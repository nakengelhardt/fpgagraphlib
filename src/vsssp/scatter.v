==> flow/design.v <==
module vsssp_scatter(
	input [7:0] update_in_dist,
	input [31:0] num_neighbors_in,
	input [31:0] neighbor_in,
	input [7:0] edgedata_in_dist,
	input [31:0] sender_in,
	input [1:0] round_in,
	input barrier_in,
	input valid_in,
	output ready,
	output reg [7:0] message_out_dist,
	output reg [31:0] neighbor_out,
	output reg [31:0] sender_out,
	output reg [1:0] round_out,
	output reg valid_out,
	input message_ack,
	output reg barrier_out,
	input sys_clk 
);
assign ready = message_ack;
always @(posedge sys_clk) begin
	if (message_ack) begin
		message_out_dist <= (update_in_dist + edgedata_in_dist);
		neighbor_out <= neighbor_in;
		sender_out <= sender_in;
		round_out <= round_in;
		valid_out <= valid_in;
		barrier_out <= barrier_in;
	end
end
endmodule
* Reports on vsssp_scatter
The steps from the RTL of vsssp_scatter to its reports follow in flow order.
Lines are those of the file above, counted from 1.
Library cell names are shortened.
A cell with - has no value.
- Top module :: vsssp_scatter
- Clock :: sys_clk
- Library :: sky130hd
- Timing corner :: tt_025C_1v80

* Word-level counts
Counts by Yosys on the flattened word-level netlist (proc, flatten, opt, wreduce; memories kept). Register bits leave out memories and registers merged into their read ports (data or address); mux counts leave out enables and synchronous resets folded into registers. Print and check cells are left out. Cells with the same type and inputs are merged into one.
- Add/subtract/negate cells :: 1
** Operator list (number)
- 8-bit adder :: 1
- Flip-flop bits (word level) :: 76
- Input bits :: 118
- Output and inout port bits :: 77
- Cells after elaboration :: 7

* Logic depth
Yosys ltp: most cells in a row. Word level: on the elaborated netlist, between registers, memories and ports. Mapped: between sequential cells and ports; inverters and the memories' decode and read muxes count.
- Word-level depth :: 1
- ABC_AREA :: 1
- Mapped depth :: 10
- Gate-level depth less buffers :: 10

* Mapped cells and area
Source: synth_stat.txt of the flow (Yosys; design flattened, memories mapped). It holds for the ABC_AREA given above (unset counts as 0); a run with the other value may have another netlist.
Totals and module areas in this step are rounded.
- Cell count :: 137
- Cell area after synthesis :: 2700 um^2
- Area of sequential cells :: 2300 um^2
- Mapped flip-flops :: 76
- Buffer cells :: 1
** Cell types
- edfxtp_1 :: number 76, total area 2.28E+03 um^2
- ha_1 :: number 7, total area 87.584 um^2
- nand2_1 :: number 21, total area 78.826 um^2
- inv_1 :: number 12, total area 45.043 um^2
- xnor2_4 :: number 1, total area 27.526 um^2
- xnor2_1 :: number 3, total area 26.275 um^2
- nand3_1 :: number 5, total area 25.024 um^2
- fa_1 :: number 1, total area 20.019 um^2
- or2_1 :: number 2, total area 12.512 um^2
- nor2_1 :: number 3, total area 11.261 um^2
- a21oi_1 :: number 2, total area 10.01 um^2
- buf_4 :: number 1, total area 7.507 um^2
- nand3b_1 :: number 1, total area 7.507 um^2
- nand2_2 :: number 1, total area 6.256 um^2
- clkinv_1 :: number 1, total area 3.754 um^2

* Timing after synthesis
Source: OpenSTA report_checks on the synthesized netlist (no wires, ideal clock, input and output delay 20% of the period each), path of least setup slack; recovery checks are left aside. Register names are those of the netlist, which keeps one name where synthesis merged equal registers.
- Path type :: input port to flip-flop
- Start :: in update_in_dist[0]
- End :: reg message_out_dist[6]
- Clock period :: 1590 ps
- Input delay :: 318 ps
- Setup time :: 252 ps
- Time at the first pin :: 318 ps
- Arrival time :: 1237 ps
- Data required time :: 1338 ps
- Setup slack :: 101 ps
- Delay of the path :: 1171 ps
- Stages :: 9
- Period reached after synthesis :: 1489 ps
"delay of the path" is the arrival time less input delay plus setup time.
"stages" counts driving pins, that of a launching flip-flop among them; a cell with two outputs on the path counts twice.
"period reached after synthesis" = period - worst setup slack (recovery checks aside). The figure is calculated, with input and output delays left at 20% of the set period.
Between the ends stands the longest chain of elaborated cells between them, by number of cells; it is not shown to be the way that was timed. Of several equally long chains one is given.
A line is the first line of the expression or statement that the cell stems from. Yosys adds cells for indexed reads and writes and turns some case tables into memories.
- Cells stage by stage :: ha_1 -> inv_1 -> fa_1 -> inv_1 -> nand2_1 -> nand2_1 -> nand3_1 -> nand3_1 -> nand2_1
- Cells in the longest elaborated chain :: 1
** Ends and longest elaborated chain, post-synthesis
- from (decl) :: RTL line 2 : input [7:0] update_in_dist,
- 8-bit adder :: RTL line 23 : message_out_dist <= (update_in_dist + edgedata_in_dist);
- to (assign) :: RTL line 23
- to (decl) :: RTL line 11 : output reg [7:0] message_out_dist,

* Timing after layout
From the final timing report of run A: the path of least setup slack in the routed layout; clock arrival at registers is part of the times.
The path's times are printed in steps of 10 ps; the period is the one set.
- Path type :: input port to flip-flop
- Start :: in update_in_dist[6]
- End :: reg message_out_dist[7]
- Clock period :: 2120 ps
- Input delay :: 420 ps
- Setup time :: 240 ps
- Time at the first pin :: 420 ps
- Arrival time :: 1670 ps
- Data required time :: 2220 ps
- Setup slack :: 560 ps
- Stages :: 8
Between the ends stands the longest chain of elaborated cells between them, by number of cells; it is not shown to be the way that was timed. Of several equally long chains one is given.
- Cells stage by stage :: clkdlybuf4s50_1 -> ha_1 -> nand2_1 -> inv_1 -> a21oi_1 -> nand2_1 -> nand2_1 -> nand2_1
- Cells in the longest elaborated chain :: 1
** Ends and longest elaborated chain, after layout
- from (decl) :: RTL line 2 : input [7:0] update_in_dist,
- 8-bit adder :: RTL line 23 : message_out_dist <= (update_in_dist + edgedata_in_dist);
- to (assign) :: RTL line 23
- to (decl) :: RTL line 11 : output reg [7:0] message_out_dist,

FLOW RESULTS
============

Stored flow runs of vsssp_scatter (2 of them; Yosys, OpenROAD, sky130hd). They differ in their settings and are not a sequence. Constraints: input delay and output delay 20% of the set period each, output load 0.01 pF.
"period achieved": clock period set for the run, less the worst setup slack. It is reckoned from that one timing run; input and output delays stay at 20% of the period that was set.
"worst path time" means the part of the period allowed to the worst setup path (the constraints hold back 20% at inputs and 20% at outputs) less its slack; where the path has registers, the arrival times of their clocks count too.
"total power of the final layout" is the tool's figure for a default switching activity; nothing was simulated.
"worst path time" is given in steps of 10 ps.
Measured values are rounded.

* Run A
** Files
==> flow/run.sh <==
#!/bin/bash
# the make line also repeats the synthesis and layout settings of config.mk as NAME=value (left out here)
make -C /OpenROAD-flow-scripts/flow DESIGN_CONFIG=/design/flow/config.mk WORK_HOME=/design/flow/orfs CLKGATE_MAP_FILE= finish
==> flow/config.mk <==
export PLATFORM = sky130hd
export DESIGN_NAME = vsssp_scatter
export DESIGN_NICKNAME = vsssp_scatter
export VERILOG_FILES = /design/flow/design.v
export SDC_FILE = /design/flow/constraint.sdc
export NUM_CORES = 4
export LEC_CHECK = 0
export ABC_AREA = 1
export CAP_MARGIN = 40
export CORE_ASPECT_RATIO = 1.7
export CORE_MARGIN = 7
export CORE_UTILIZATION = 44
export CTS_CLUSTER_DIAMETER = 299
export CTS_CLUSTER_SIZE = 27
export GPL_TIMING_DRIVEN = 0
export MAX_ROUTING_LAYER = met4
export PLACE_DENSITY_LB_ADDON = 0.28
export SETUP_SLACK_MARGIN = 0.63
export SLEW_MARGIN = 20
export TNS_END_PERCENT = 85
==> flow/constraint.sdc <==
create_clock -name core_clock -period 2.12 [get_ports {sys_clk}]
set_input_delay 0.4240 -clock core_clock [delete_from_list [all_inputs] [get_ports {sys_clk}]]
set_output_delay 0.4240 -clock core_clock [all_outputs]
set_load 0.01 [all_outputs]
** Results
- Die area :: 8500 um^2
- Standard-cell area after layout :: 4800 um^2
- Smallest setup slack :: 560 ps
- Worst hold slack in the final report :: 370 ps
- Utilization of the finished layout :: 83%
- Total power of the final layout :: 3800 uW
- Worst path time :: 1140 ps
- Worst setup path type :: input port to flip-flop
- Cell area after synthesis :: 2700 um^2
- Final setup TNS :: 0 ps
- Period achieved :: 1561 ps

* Run B
** Files
==> flow/run.sh <==
#!/bin/bash
# the make line also repeats the synthesis and layout settings of config.mk as NAME=value (left out here)
make -C /OpenROAD-flow-scripts/flow DESIGN_CONFIG=/design/flow/config.mk WORK_HOME=/design/flow/orfs CLKGATE_MAP_FILE= finish
==> flow/config.mk <==
export PLATFORM = sky130hd
export DESIGN_NAME = vsssp_scatter
export DESIGN_NICKNAME = vsssp_scatter
export VERILOG_FILES = /design/flow/design.v
export SDC_FILE = /design/flow/constraint.sdc
export NUM_CORES = 4
export LEC_CHECK = 0
export ABC_AREA = 1
export CAP_MARGIN = 0
export CORE_MARGIN = 4
export CORE_UTILIZATION = 21
export CTS_CLUSTER_SIZE = 47
export GPL_ROUTABILITY_DRIVEN = 1
export GPL_TIMING_DRIVEN = 1
export SETUP_SLACK_MARGIN = 0.27
export SLEW_MARGIN = 20
==> flow/constraint.sdc <==
create_clock -name core_clock -period 1.7 [get_ports {sys_clk}]
set_input_delay 0.3400 -clock core_clock [delete_from_list [all_inputs] [get_ports {sys_clk}]]
set_output_delay 0.3400 -clock core_clock [all_outputs]
set_load 0.01 [all_outputs]
** Results
- Die area :: 14000 um^2
- Standard-cell area after layout :: 4900 um^2
- Smallest setup slack :: 330 ps
- Worst hold slack in the final report :: 330 ps
- Utilization of the finished layout :: 40%
- Total power of the final layout :: 5000 uW
- Worst path time :: 1030 ps
- Worst setup path type :: flip-flop to output port
- Cell area after synthesis :: 2700 um^2
- Final setup TNS :: 0 ps
- Period achieved :: 1371 ps
